==> flow/design.v <==
module combolock(
input logic submit, rst,
input logic [7:0]passcode_attempt, 
output logic [6:0] led0, led1, led2, led3, led4, led5
);
logic good, fail;
logic [1:0] attempt;
logic [7:0] passcode, check;
assign passcode = 8'b01001001;
seven_seg_display display(
.done(good),
.fail(fail),
.attempt(attempt), 
.led0(led0),
.led1(led1), 
.led2(led2),
.led3(led3),
.led4(led4),
.led5(led5)
);
assign check = passcode ^ passcode_attempt;
always @(posedge submit, negedge rst) begin
if(~rst) begin
	attempt <= 2'b11;
	good <= 1'b0;
	fail <= 1'b0;
end
else begin
	if(check == 8'b0) begin
		good <= 1'b1;
		attempt <= 2'b00;
	end
	else if (attempt > 2'b01) begin
		attempt <= attempt - 2'b01;
		good <= 1'b0;
	end
	else begin
		fail <= 1'b1;
	end
end
end 
endmodule 
module seven_seg_display(
input logic done, fail,
input logic [1:0] attempt, 
output logic [6:0] led0, led1, led2, led3, led4, led5
);
always @* begin
if (done) begin
	led5 = 7'h40;  
	led4 = 7'h0C;  
	led3 = 7'h06;  
	led2 = 7'h48;  
	led1 = 7'h7F;  
	led0 = 7'h7F;  
end
else if(fail) begin 
	led5 = 7'h21;  
	led4 = 7'h06;  
	led3 = 7'h48;  
	led2 = 7'h79;  
	led1 = 7'h06;  
	led0 = 7'h21;  
end
else begin
	led5 = 7'h07;  
	led4 = 7'h2F;  
	led3 = 7'h11;  
	led2 = 7'h12;  
	led1 = 7'h37;  
	case (attempt)
		2'b01: led0 = 7'h79;  
		2'b10: led0 = 7'h24;  
		2'b11: led0 = 7'h30;  
		default: led0 = 7'b0000000;
		endcase 
end
end
endmodule
# Reports on combolock

The steps from the RTL of combolock to its reports follow in flow order.
Lines are those of the file above, counted from 1.
Library cell names are shortened.
The mark - stands for no value.

Top module: combolock
Clock port: submit
Cell library: sky130hd
Corner: tt_025C_1v80

# Word-level counts

Yosys after proc, flatten, opt, wreduce and memory -nomap, before mapping. Memory bits, and registers merged into a memory's read port (data or address), are not among the register bits. Print and check cells are not counted. Equal cells are merged and count once.

Word width x clocked read ports: 0
Memory bits (writable): 0
Memory bits (read-only): 0
Cells after elaboration: 31
Output and inout port bits: 42
Register bits: 4
Latch bits: 0
Memories kept: 0

Multipliers: 0
Equal/unequal tests: 3
Shift operators: 0
Bitwise logic cells: 3
Magnitude comparators: 1
Div/mod/pow operators: 0
Muxes and demuxes: 17
Add/sub/neg operators: 1
Reduce/logical cells: 3

Operators with widths:

| kind                                                   | count |
| two-way mux 7 bit                                      | 9 |
| parallel mux 7 bit (select 3 bit)                      | 1 |
| two-way mux 6 bit                                      | 3 |
| logical NOT 8 bit                                      | 1 |
| equality test 2 bit with constant B                    | 2 |
| two-way mux 2 bit                                      | 2 |
| NOT 3 bit                                              | 1 |
| NOT 1 bit                                              | 2 |
| subtractor 2 x 1 -> 2 bit with constant B              | 1 |
| greater-than comparator 2 x 1 -> 1 bit with constant B | 1 |
| equality test 2 x 1 -> 1 bit with constant B           | 1 |
| AND reduction 2 bit                                    | 1 |
| nonzero test 2 bit                                     | 1 |
| two-way mux 1 bit                                      | 2 |

# Depth

Longest topological path by Yosys (ltp), each cell counted once; first at word level (registers and memories cut), then after technology mapping (sequential cells cut; the memories' decode and read muxes count).

Word-level depth: 4
ABC_AREA: 0
Mapped depth: 5
Gate-level depth less buffers: 5

# Mapped cells and area

Yosys stat after the flow's synthesis: flattened, memories mapped to cells. It holds for the ABC_AREA given above (unset counts as 0); a run with the other value may have another netlist.
Totals and module areas in this step are rounded.

Cells by type:

| cell     | count |
| buf_4    | 32 |
| dfstp_2  | 2 |
| dfrtp_1  | 2 |
| ha_1     | 3 |
| inv_1    | 7 |
| nor4b_4  | 1 |
| a21o_1   | 2 |
| nand2_1  | 4 |
| and4bb_2 | 1 |
| o21ai_0  | 2 |
| a221oi_1 | 1 |
| xnor2_1  | 1 |
| conb_1   | 2 |
| nor2_1   | 2 |
| nand2_2  | 1 |
| nand2b_1 | 1 |
| a21oi_1  | 1 |

Synthesis area: 0.000533 mm^2
Buffers: 32
Mapped flip-flops: 4
Standard cells after synthesis: 65

By module: a second synthesis without flattening, with its own total; a netlist apart from the flattened one above.

Cell total of the unflattened synthesis: 65
Area (unflattened synthesis): 0.000528 mm^2

Rows give one instance, submodules left out.

By module:

| module            | area (mm^2) | cells | seq. area (mm^2) | times used |
| seven_seg_display | 0.000328    | 47    | 0                | 1 |
| combolock         | 0.0002      | 18    | 0.000103         | 1 |

# Path before layout

OpenSTA on the mapped netlist: ideal clock, no wires. The path of least setup slack (recovery checks aside). Input and output delay are each 20% of the period. Register names are those of the netlist, which keeps one name where synthesis merged equal registers.

Path kind: flip-flop to output port
Start: register good
End: output led2[6]
External output delay: 0.410 ns
Launch time at the first pin: 0.000 ns
Path delay: 1.297 ns
Buffers on the path: 1
Period: 2.05 ns
Data arrival time: 1.297 ns
Stages on the path: 4
Slack: 0.343 ns
Period reached after synthesis: 1.707 ns

"path delay" = arrival - input delay + setup time.
At an output port there is no setup time.
"stages on the path" counts driving pins, that of a launching flip-flop among them; a cell with two outputs on the path counts twice.
"period reached after synthesis" = period - worst setup slack (recovery checks aside). The figure is calculated, with input and output delays left at 20% of the set period.
The rows between start and end are the longest chain of elaborated cells between them; the timing report does not say that the signal goes this way. Where chains are equally long, one stands for them.
Each line given opens the expression or statement behind the cell; cells for indexed reads and writes are added by Yosys, which also makes memories of some case tables.
At most two assigning lines are given for a register; there are more.

Cell sequence: dfrtp_1 > nor2_1 > inv_1 > buf_4
Length of the longest elaborated chain: 1
Elaborated cells between the ends (all ways): 1
Those cells by class: mux: 1

RTL lines, path after synthesis:

| what              | line | text |
| start, declared   | 6    | `logic good, fail;` |
| start, assigned   | 25   | `good <= 1'b0;` |
| start, assigned   | 30   | `good <= 1'b1;` |
| two-way mux 7 bit | 49   | `if (done) begin` |
| end, declared     | 4    | `output logic [6:0] led0, led1, led2, led3, led4, led5` |

Some nets on the timed path still bear RTL names; the line given drives or declares the net.

Nets with RTL names, path after synthesis:

| signal  | line |
| led2[1] | 49 |
| led2[3] | 49 |

# Timing after layout

From the final timing report of flow run 2: the path of least setup slack in the routed layout; clock arrival at registers is part of the times.

Path kind: flip-flop to output port
Start: register attempt[0]
End: output led0[2]
Buffers on the path: 1
Slack: 0.22 ns
Data arrival time: 1.27 ns
Period: 1.87 ns
Launch time at the first pin: 0.23 ns
Stages on the path: 5
External output delay: 0.37 ns

The rows between start and end are the longest chain of elaborated cells between them; the timing report does not say that the signal goes this way. Where chains are equally long, one stands for them.
At most two assigning lines are given for a register; there are more.

Cell sequence: dfstp_2 > inv_4 > ha_4 > a21o_1 > buf_2
Length of the longest elaborated chain: 4
Elaborated cells between the ends (all ways): 6
Those cells by class: eq/ne: 3; mux: 3

RTL lines, path post-layout:

| what                              | line | text |
| start, declared                   | 7    | `logic [1:0] attempt;` |
| start, assigned                   | 24   | `attempt <= 2'b11;` |
| start, assigned                   | 34   | `attempt <= attempt - 2'b01;` |
| equality test 2 bit               | 71   | `case (attempt)` |
| parallel mux 7 bit (select 3 bit) | 71   |  |
| two-way mux 7 bit                 | 57   | `else if(fail) begin` |
| two-way mux 7 bit                 | 49   | `if (done) begin` |
| end, declared                     | 4    | `output logic [6:0] led0, led1, led2, led3, led4, led5` |

FLOW RESULTS
============

Measured results for combolock: 2 stored runs of the Yosys and OpenROAD flow on sky130hd. The settings differ; the order carries no meaning. The constraints put input and output delay at 20% of the set period each and load the outputs with 0.01 pF.
"reached clock period": clock period set for the run, less the worst setup slack. It is reckoned from that one timing run; input and output delays stay at 20% of the period that was set.
By "time used up by the worst setup path" is meant the share of the clock period that the worst setup path is allowed (20% is reserved at inputs, 20% at outputs), minus its slack. Clock arrival times at its registers enter into it.
"total power of the final layout": no workload was simulated; the value follows from the tool's default switching activity.
The results are shown rounded.

## Flow run 1

==> flow/run.sh <==
#!/bin/bash
# the make line also repeats the synthesis and layout settings of config.mk as NAME=value (left out here)
make -C /OpenROAD-flow-scripts/flow DESIGN_CONFIG=/design/flow/config.mk WORK_HOME=/design/flow/orfs CLKGATE_MAP_FILE= finish
==> flow/config.mk <==
export PLATFORM = sky130hd
export DESIGN_NAME = combolock
export DESIGN_NICKNAME = combolock
export VERILOG_FILES = /design/flow/design.v
export SDC_FILE = /design/flow/constraint.sdc
export NUM_CORES = 4
export LEC_CHECK = 0
export CAP_MARGIN = 20
export CORE_MARGIN = 7
export CORE_UTILIZATION = 49
export CTS_CLUSTER_SIZE = 35
export GPL_ROUTABILITY_DRIVEN = 0
export GPL_TIMING_DRIVEN = 0
export MAX_ROUTING_LAYER = met5
export MIN_ROUTING_LAYER = met2
export PLACE_DENSITY = 0.8
export SLEW_MARGIN = 10
export TNS_END_PERCENT = 60
==> flow/constraint.sdc <==
create_clock -name core_clock -period 2.91 [get_ports {submit}]
set_input_delay 0.5820 -clock core_clock [delete_from_list [all_inputs] [get_ports {submit}]]
set_output_delay 0.5820 -clock core_clock [all_outputs]
set_load 0.01 [all_outputs]

Flow run 1: unfinished; error GPL-0301 in placement

## Flow run 2

==> flow/run.sh <==
#!/bin/bash
# the make line also repeats the synthesis and layout settings of config.mk as NAME=value (left out here)
make -C /OpenROAD-flow-scripts/flow DESIGN_CONFIG=/design/flow/config.mk WORK_HOME=/design/flow/orfs CLKGATE_MAP_FILE= finish
==> flow/config.mk <==
export PLATFORM = sky130hd
export DESIGN_NAME = combolock
export DESIGN_NICKNAME = combolock
export VERILOG_FILES = /design/flow/design.v
export SDC_FILE = /design/flow/constraint.sdc
export NUM_CORES = 4
export LEC_CHECK = 0
export CAP_MARGIN = 20
export CORE_MARGIN = 2
export CORE_UTILIZATION = 40
export SETUP_SLACK_MARGIN = 0.46
export SLEW_MARGIN = 20
==> flow/constraint.sdc <==
create_clock -name core_clock -period 1.87 [get_ports {submit}]
set_input_delay 0.3740 -clock core_clock [delete_from_list [all_inputs] [get_ports {submit}]]
set_output_delay 0.3740 -clock core_clock [all_outputs]
set_load 0.01 [all_outputs]

| result of flow run 2 | value |
|---|---|
| die size | 0.00164 mm^2 |
| time used up by the worst setup path | 1.27 ns |
| critical path type | flip-flop to output port |
| total power of the final layout | 0.658 mW |
| mapped cell area after synthesis | 0.000533 mm^2 |
| reached clock period | 1.645 ns |
| lowest setup slack | 0.225 ns |
| utilization in the final report | 76.5 % |
